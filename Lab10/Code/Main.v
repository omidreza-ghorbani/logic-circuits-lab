==> flow/design.v <==
module Register_4bit (
    input clk,   
    input enable,     
    input [3:0] din,    
    output reg [3:0] dout 
);
always @(posedge clk) begin
    if (enable) begin
        dout <= din;    
    end
end
endmodule
module Odd_Register(
    input clk,
    input reset,
    input enable,
    input [3:0] data_in,
    output reg [3:0] data_out
);
always @(posedge clk or posedge reset) begin
    if (reset) begin
        data_out <= 4'b0000;
    end else if (enable) begin
        data_out <= data_in;
    end
end
endmodule
module Even_Register(
    input clk,
    input reset,
    input enable,
    input [3:0] data_in,
    output reg [3:0] data_out
);
always @(posedge clk or posedge reset) begin
    if (reset) begin
        data_out <= 4'b0000;
    end else if (enable) begin
        data_out <= data_in;
    end
end
endmodule
module System_Controller(
    input clk,
    input reset,
    input [3:0] pass_data,
    input confirm,
    input enable,
    output [3:0] reg_odd,
    output [3:0] reg_even,
    output [2:0] current_state
);
wire odd_reg_enable;
wire even_reg_enable;
wire pass_correct;
reg [3:0] data_to_store;
parameter IDLE     = 3'b000;
parameter ACTIVE   = 3'b001;
parameter REQUEST  = 3'b101;
parameter STORE    = 3'b110;
parameter ERROR    = 3'b111;
reg [2:0] state;
assign pass_correct = (pass_data == 4'b1101);
assign odd_reg_enable = (state == STORE) && data_to_store[0];
assign even_reg_enable = (state == STORE) && !data_to_store[0];
always @(posedge clk or posedge reset) begin
    if (reset) begin
        state <= IDLE;
        data_to_store <= 4'b0000;
    end else begin
        case (state)
            IDLE: begin
                if (enable) state <= ACTIVE;
            end
            ACTIVE: begin
                if (!enable) begin
                    state <= IDLE;
                end else if (confirm) begin
                    if (pass_correct) begin
                        state <= REQUEST;
                    end else begin
                        state <= ERROR;
                    end
                end
            end
            REQUEST: begin
                if (!enable) begin
                    state <= IDLE;
                end else if (confirm) begin
                    data_to_store <= pass_data;
                    state <= STORE;
                end
            end
            STORE: begin
                state <= IDLE;
            end
            ERROR: begin
                if (!enable) state <= IDLE;
            end
        endcase
    end
end
assign current_state = state;
Odd_Register odd_reg (
    .clk(clk),
    .reset(reset),
    .enable(odd_reg_enable),
    .data_in(data_to_store),
    .data_out(reg_odd)
);
Even_Register even_reg (
    .clk(clk),
    .reset(reset),
    .enable(even_reg_enable),
    .data_in(data_to_store),
    .data_out(reg_even)
);
endmodule
module DigitalSystem_Top(
    input clk,
    input reset,
    input [3:0] pass_data,
    input confirm,
    input enable,
    output [3:0] reg_odd,
    output [3:0] reg_even,
    output [2:0] current_state
);
System_Controller controller (
    .clk(clk),
    .reset(reset),
    .pass_data(pass_data),
    .confirm(confirm),
    .enable(enable),
    .reg_odd(reg_odd),
    .reg_even(reg_even),
    .current_state(current_state)
);
endmodule
# Step by step through the tools: DigitalSystem_Top
# What the tools print for DigitalSystem_Top, step after step.
# Line numbers count from 1 in the design file above.
# Operators carry their Yosys type and port widths (W data, S select, Z words).
# The mark -- stands for no value.
dict set report inputs {
  design {DigitalSystem_Top}
  clock_port {clk}
  cell_library {sky130hd}
  pvt_corner {tt_025C_1v80}
}

# Word level
# Yosys after proc, flatten, opt, wreduce and memory -nomap, before mapping. Memory bits, and registers merged into a memory's read port (data or address), are not among the register bits. Print and check cells are not counted. Equal cells are merged and count once.
dict set report word_totals {
  regBits 15
  wordCells 28
}
dict set report op_classes {
  equal 9
  mux 8
  reduce_and_logical 7
}
# cell n
set op_table {}
lappend op_table {{$mux W3} 6}
lappend op_table {{$pmux W3 S5} 1}
lappend op_table {{$eq A3 B3 Y1 const B} 3}
lappend op_table {{$ne A3 B3 Y1 const B} 2}
lappend op_table {{$reduce_and A5 Y1} 1}
lappend op_table {{$reduce_bool A5 Y1} 1}
lappend op_table {{$ne A2 B2 Y1 const B} 2}
lappend op_table {{$eq A4 B4 Y1 const B} 1}
lappend op_table {{$eq A3 B1 Y1 const B} 1}
lappend op_table {{$logic_not A3 Y1} 1}
lappend op_table {{$reduce_and A3 Y1} 1}
lappend op_table {{$logic_and A1 B1 Y1} 2}
lappend op_table {{$mux W2} 1}
lappend op_table {{$logic_not A1 Y1} 1}

# Longest topological paths
# Depth = most cells in a row (Yosys ltp): at word level without a register or memory, in the mapped netlist without a sequential cell, where the memories' decode and read muxes count.
dict set report logic_depth {
  depth_word 5
  ABC_AREA 0
  depth_mapped 4
}

# Mapped cells and area
# The flow's flattened synthesis, as Yosys stat reports it; memories are mapped. The netlist is that of the ABC_AREA named above (0 if unset); the other value can give another one.
# The area totals of this step are shown rounded.
# type n area_total_um2
set types {}
lappend types {sky130_fd_sc_hd__dfrtp_1 15 375.36}
lappend types {sky130_fd_sc_hd__mux2_2 6 67.565}
lappend types {sky130_fd_sc_hd__mux2_4 4 60.058}
lappend types {sky130_fd_sc_hd__a21oi_1 3 15.014}
lappend types {sky130_fd_sc_hd__nand2_1 4 15.014}
lappend types {sky130_fd_sc_hd__nand2b_4 1 13.763}
lappend types {sky130_fd_sc_hd__nand2b_1 2 12.512}
lappend types {sky130_fd_sc_hd__nor2b_1 2 12.512}
lappend types {sky130_fd_sc_hd__inv_1 3 11.261}
lappend types {sky130_fd_sc_hd__or3_4 1 11.261}
lappend types {sky130_fd_sc_hd__a41o_1 1 10.01}
lappend types {sky130_fd_sc_hd__nor4bb_1 1 10.01}
lappend types {sky130_fd_sc_hd__o2bb2ai_1 1 8.758}
lappend types {sky130_fd_sc_hd__buf_4 1 7.507}
lappend types {sky130_fd_sc_hd__nand4_1 1 6.256}
lappend types {sky130_fd_sc_hd__o22ai_1 1 6.256}
lappend types {sky130_fd_sc_hd__nor3_1 1 5.005}
lappend types {sky130_fd_sc_hd__nor2_1 1 3.754}
dict set report mapped {
  cells 49
  area_um2 652
  seqArea_um2 375
  flip_flops 15
}
# By module: a second synthesis without flattening, with its own total; a netlist apart from the flattened one above.
dict set report unflattened {
  hier_cells 48
  hier_area_um2 646
}
# Each row is one instance without its submodules.
# mod instances n_cells mod_area_um2
set by_module {}
lappend by_module {System_Controller 1 30 348}
lappend by_module {Even_Register 1 9 149}
lappend by_module {Odd_Register 1 9 149}
lappend by_module {DigitalSystem_Top 1 0 0.0}

# Path before layout
# Source: OpenSTA report_checks on the synthesized netlist (no wires, ideal clock, input and output delay 20% of the period each), path of least setup slack; recovery checks are left aside. Register names are those of the netlist, which keeps one name where synthesis merged equal registers.
dict set report synth_path {
  kind {register to register}
  from {register controller.state[1]}
  to {register controller.data_to_store[0]}
  period_ps 1360
  setup_ps 125
  launch_ps 0
  arrival_ps 1300
  path_slack_ps -65
  delay_ps 1425
  stages 4
  path_buffers 0
  synth_period_reached_ps 1425
}
# "delay_ps" = arrival - input delay + setup time.
# "stages": output pins that drive a net of the path, with the launching flip-flop's if there is one; two outputs of one cell count as two.
# "synth_period_reached_ps" is the clock period less the worst setup slack; recovery checks do not enter. This is arithmetic on one report: input and output delays are still those of the set period (20% each).
# Between the ends stands the longest chain of elaborated cells between them, by number of cells; it is not shown to be the way that was timed. Of several equally long chains one is given.
# A line is the first line of the expression or statement that the cell stems from. Yosys adds cells for indexed reads and writes and turns some case tables into memories.
# A register here has more assigning lines than the two given.
dict set report synth_via {
  path_cell_list {sky130_fd_sc_hd__dfrtp_1 > sky130_fd_sc_hd__nand2b_4 > sky130_fd_sc_hd__or3_4 > sky130_fd_sc_hd__mux2_4}
  elab_chain_len 2
  cone_cells 2
  cone_lines 1
  classes_between {eq/ne: 1; reduce/logical: 1}
}
# element line
set synth_lines {}
lappend synth_lines {{start: declaration} 62} ;# reg [2:0] state;
lappend synth_lines {{start: assignment} 68} ;# state <= IDLE;
lappend synth_lines {{start: assignment} 73} ;# if (enable) state <= ACTIVE;
lappend synth_lines {{$eq A3 B3 Y1} 71} ;# case (state)
lappend synth_lines {{$reduce_and A3 Y1} --}
lappend synth_lines {{end: assignment} 69} ;# data_to_store <= 4'b0000;
lappend synth_lines {{end: assignment} 90} ;# data_to_store <= pass_data;
lappend synth_lines {{end: declaration} 56} ;# reg [3:0] data_to_store;

# Worst path after layout
# From the final timing report of flow run A: the path of least setup slack in the routed layout; clock arrival at registers is part of the times.
# The path's times are printed in steps of 10 ps; the period is the one set.
dict set report layout_path {
  kind {input to register}
  from {input port enable}
  to {register controller.data_to_store[3]}
  period_ps 1300
  in_delay_ps 260
  setup_ps 110
  launch_ps 260
  arrival_ps 1580
  path_slack_ps -120
  stages 4
  path_buffers 1
}
# Between the ends stands the longest chain of elaborated cells between them, by number of cells; it is not shown to be the way that was timed. Of several equally long chains one is given.
dict set report layout_via {
  path_cell_list {sky130_fd_sc_hd__clkdlybuf4s50_1 > sky130_fd_sc_hd__nand2b_4 > sky130_fd_sc_hd__or3_4 > sky130_fd_sc_hd__mux2_4}
  elab_chain_len 1
  cone_cells 1
  cone_lines 0
  classes_between {reduce/logical: 1}
}
# element line
set layout_lines {}
lappend layout_lines {{start: declaration} 124} ;# input enable,
lappend layout_lines {{$reduce_and A3 Y1} --}
lappend layout_lines {{end: assignment} 69} ;# data_to_store <= 4'b0000;
lappend layout_lines {{end: assignment} 90} ;# data_to_store <= pass_data;
lappend layout_lines {{end: declaration} 56} ;# reg [3:0] data_to_store;

# 2 stored runs of DigitalSystem_Top in the flow (synthesis by Yosys, layout by OpenROAD, sky130hd cells), in arbitrary order. Constraints: input delay and output delay 20% of the set period each, output load 0.01 pF.
# By "achieved_period_ps" is meant the clock period of the run minus its worst setup slack. This is arithmetic on one report: input and output delays are still those of the set period (20% each).
# By "worst_path_time_ps" is meant the share of the clock period that the worst setup path is allowed (20% is reserved at inputs, 20% at outputs), minus its slack. Clock arrival times at its registers enter into it.
# By "final_power_w" is meant OpenSTA's value without simulated activity: inputs other than the clock are taken to toggle once in ten clock periods, and the tool carries that through the logic.
# "worst_path_time_ps" is known to 10 ps.
# The results are shown rounded.
run="flow run A" settings period_ns=1.3 CAP_MARGIN=20 CORE_MARGIN=2 CORE_UTILIZATION=40 SLEW_MARGIN=20
run="flow run A" results worstSetupSlack_ps=-116 fin_util_frac=0.714 worst_path_time_ps=1160 worst_path_kind="input to register" achieved_period_ps=1416 final_power_w=0.000818 design.die.area_um2=1970 synthArea_um2=652
run="flow run B" settings period_ns=1.56 CORE_UTILIZATION=54 PLACE_DENSITY_LB_ADDON=0.21 CORE_MARGIN=4 GPL_ROUTABILITY_DRIVEN=0 CTS_CLUSTER_DIAMETER=253 SLEW_MARGIN=30 CAP_MARGIN=20
run="flow run B" results worstSetupSlack_ps=45 fin_util_frac=0.814 worst_path_time_ps=1200 worst_path_kind="input to register" achieved_period_ps=1515 final_power_w=0.00066 design.die.area_um2=1830 synthArea_um2=652
